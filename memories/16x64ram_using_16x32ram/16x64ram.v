==> flow/design.v <==
module mem (d_out, d_in, rd, raddr, wr, waddr, clk, rst);
  input clk;
  input rst;
  input rd;
  input [4:0]raddr;
  input wr;
  input [4:0]waddr;
  input [15:0]d_in;
  output reg [15:0]d_out;
  reg [15:0]memory [0:31] ;
  always @(posedge clk) begin
    if (rst)
      memory[waddr] <= 0;
    else
      if(wr == 1)
      memory[waddr] <= d_in;
     else if(rd == 1)
      d_out <= memory[raddr];
    else
    memory [waddr] <= 0;
  end
endmodule
module mem64 (
  output reg [15:0] d_out,
  input [15:0] d_in,
  input rd,
  input [5:0] raddr,
  input wr,
  input [5:0] waddr,
  input clk,
  input rst );
  wire [15:0] dout0, dout1;
  wire rd0, rd1, wr0, wr1;
  wire [4:0] raddr0, raddr1, waddr0, waddr1;
  assign rd0 = rd & (raddr[5] == 1'b0);
  assign rd1 = rd & (raddr[5] == 1'b1);
  assign wr0 = wr & (waddr[5] == 1'b0);
  assign wr1 = wr & (waddr[5] == 1'b1);
  assign raddr0 = raddr[4:0];
  assign raddr1 = raddr[4:0];
  assign waddr0 = waddr[4:0];
  assign waddr1 = waddr[4:0];
  mem mem0(
    .d_out(dout0),
    .d_in(d_in),
    .rd(rd0),
    .raddr(raddr0),
    .wr(wr0),
    .waddr(waddr0),
    .clk(clk),
    .rst(rst)
  );
  mem mem1(
    .d_out(dout1),
    .d_in(d_in),
    .rd(rd1),
    .raddr(raddr1),
    .wr(wr1),
    .waddr(waddr1),
    .clk(clk),
    .rst(rst)
  );
  always @(*) begin
    case (raddr[5])
      1'b0: d_out = dout0;
      1'b1: d_out = dout1;
    endcase
  end
endmodule
Reports on mem64

Tool output for the design above, in the order of the flow.
Line numbers count from 1 in the design file above.
Operators carry their Yosys type and port widths (W data, S select, Z words).
Cell names lack the library's common part.
Not given: -

Design top: mem64
Clock: clk
Library: sky130hd
Corner: tt_025C_1v80

Word-level counts

Counts by Yosys on the flattened word-level netlist (proc, flatten, opt, wreduce; memories kept). Register bits leave out memories and registers merged into their read ports (data or address); mux counts leave out enables and synchronous resets folded into registers. Print and check cells are left out. Cells with the same type and inputs are merged into one.
Yosys's memory passes give these memory sizes; they may raise the number of words (mostly to a power of two), join words into wider ones and drop unused or constant bits.

Bits in writable memories: 1024
Register bits: 0
Cells after elaboration: 37
Memories: 2
Clocked read ports x word width: 32

Reductions and logical operators: 2
Bitwise gates (word level): 13
Multiplexer cells: 20

Memories:

| memory      | words | width | rd ports | wr ports | line | text |
| mem0.memory | 32    | 16    | 1        | 1        | 10   | `reg [15:0]memory [0:31] ;` |
| mem1.memory | 32    | 16    | 1        | 1        | 10   |  |

Operators with widths:

| kind              | number |
| $mux W16          | 8 |
| $pmux W16 S2      | 1 |
| $mux W1           | 11 |
| $reduce_and A3 Y1 | 2 |
| $not A1 Y1        | 5 |
| $and A1 B1 Y1     | 4 |
| $or A1 B1 Y1      | 4 |

Depth

Yosys ltp: most cells in a row. Word level: on the elaborated netlist, between registers, memories and ports. Mapped: between sequential cells and ports; inverters and the memories' decode and read muxes count.

Word-level depth: 6
ABC_AREA: 0
Mapped depth: 8

Mapped cells and area

Yosys stat after the flow's synthesis: flattened, memories mapped to cells. It holds for the ABC_AREA given above (unset counts as 0); a run with the other value may have another netlist.
Totals and module areas in this step are rounded.

Sequential part of the area: 31700 µm²
Flip-flops: 1056
Mapped cells: 2365
Chip area (Yosys): 41400 µm²

Cells by type:

| cell     | number | area in all (µm²) |
| edfxtp_1 | 1056   | 3.17E+04 |
| mux2i_1  | 512    | 5.12E+03 |
| a22oi_1  | 96     | 720.691 |
| a22o_1   | 64     | 560.538 |
| nand3_1  | 99     | 495.475 |
| a21oi_1  | 96     | 480.461 |
| nand2_1  | 105    | 394.128 |
| nor2_1   | 67     | 251.491 |
| buf_4    | 30     | 225.216 |
| and2_1   | 33     | 206.448 |
| a31oi_1  | 32     | 200.192 |
| buf_2    | 40     | 200.192 |
| buf_6    | 16     | 180.173 |
| mux2_2   | 16     | 180.173 |
| nor3_1   | 33     | 165.158 |
| clkbuf_1 | 43     | 161.405 |
| nor2b_1  | 4      | 25.024 |
| nand3b_1 | 3      | 22.522 |

Not listed: further types 10, cells in them 20.
By module: a second synthesis without flattening, with its own total; a netlist apart from the flattened one above.

Cells (unflattened synthesis): 2352
Area total of the unflattened synthesis: 41900 µm²

Rows give one instance, submodules left out.

Modules:

| module | cells | times used | seq. area (µm²) | area (µm²) |
| mem    | 1165  | 2          | 15900           | 20800 |
| mem64  | 22    | 1          | 0.0             | 270 |

Worst setup path after synthesis

Source: OpenSTA report_checks on the synthesized netlist (no wires, ideal clock, input and output delay 20% of the period each), path of least setup slack; recovery checks are left aside. Register names are those of the netlist, which keeps one name where synthesis merged equal registers.

Path type: input to register
From: input port waddr[4]
To: memory mem0.memory[16][0]
Setup time: 0.388 ns
Data arrival time: 2.077 ns
Path buffers: 2
Clock period: 2.78 ns
Stages: 4
External input delay: 0.556 ns
Path slack: 0.315 ns
Delay of the path: 1.909 ns
Synthesis period reached: 2.465 ns

"delay of the path" = arrival - input delay + setup time.
"stages": output pins that drive a net of the path, with the launching flip-flop's if there is one; two outputs of one cell count as two.
"synthesis period reached" is the clock period less the worst setup slack; recovery checks do not enter. This is arithmetic on one report: input and output delays are still those of the set period (20% each).

Cell sequence: clkbuf_1 -> or3b_2 -> clkbuf_1 -> nor2_1

Ends and longest elaborated chain, post-synthesis:

| item        | line | text |
| from (decl) | 29   | `input [5:0] waddr,` |
| to (decl)   | 10   | `reg [15:0]memory [0:31] ;` |

No chain of elaborated cells between the ends is given.

Worst path after layout

Path of least setup slack in the final report of entry A (OpenROAD, finished layout, wires in). Where an end is a register, its clock arrival counts in the times.

Path type: input to register
From: input port raddr[2]
To: register mem1.d_out[10]
Path slack: -0.01 ns
External input delay: 0.74 ns
Clock period: 3.68 ns
Data arrival time: 4.02 ns
Stages: 7
Path buffers: 3
Setup time: 0.37 ns

Cell sequence: clkdlybuf4s50_1 -> and2_1 -> buf_4 -> buf_1 -> a22oi_1 -> a31oi_1 -> nand3_1

Ends and longest elaborated chain, post-layout:

| item        | line | text |
| from (decl) | 27   | `input [5:0] raddr,` |
| to (decl)   | 9    | `output reg [15:0]d_out;` |

No chain of elaborated cells between the ends is given.

Subject: flow runs of mem64

Hi,

Stored flow runs of mem64 (2 of them; Yosys, OpenROAD, sky130hd). They differ in their settings and are not a sequence. Constraints: input delay and output delay 20% of the set period each, output load 0.01 pF.
"total power after layout" rests on the timing tool's default activity at the inputs, not on a simulated workload.
Results are given in rounded form.
Among the settings, . means not set for that run.

| name                                   | entry A | entry B |
| period_ns                              | 3.68    | 3.35    |
| CORE_UTILIZATION                       | 40      | 68      |
| PLACE_DENSITY_LB_ADDON                 | 0.22    | 0.0     |
| CELL_PAD_IN_SITES_GLOBAL_PLACEMENT     | 2       | .       |
| TNS_END_PERCENT                        | 5       | .       |
| GPL_TIMING_DRIVEN                      | 0       | .       |
| GPL_ROUTABILITY_DRIVEN                 | 1       | .       |
| CTS_CLUSTER_SIZE                       | 91      | .       |
| MIN_ROUTING_LAYER                      | met2    | met1    |
| MAX_ROUTING_LAYER                      | met5    | .       |
| CAP_MARGIN                             | 20      | 20      |
| CORE_MARGIN                            | 2       | 2       |
| SLEW_MARGIN                            | 20      | 5       |
| SETUP_SLACK_MARGIN                     | .       | -0.16   |
| mapped cell area after synthesis (µm²) | 41400   | 41400   |
| setup slack of the worst path (ns)     | -0.009  | 0.433   |
| std-cell area (final layout) (µm²)     | 48000   | 47200   |
| final utilization (%)                  | 46.6    | 78.4    |
| die size (µm²)                         | 106000  | 62900   |
| worst hold slack (ns)                  | 0.696   | 0.673   |
| total power after layout (mW)          | 25.7    | 26.7    |

Regards
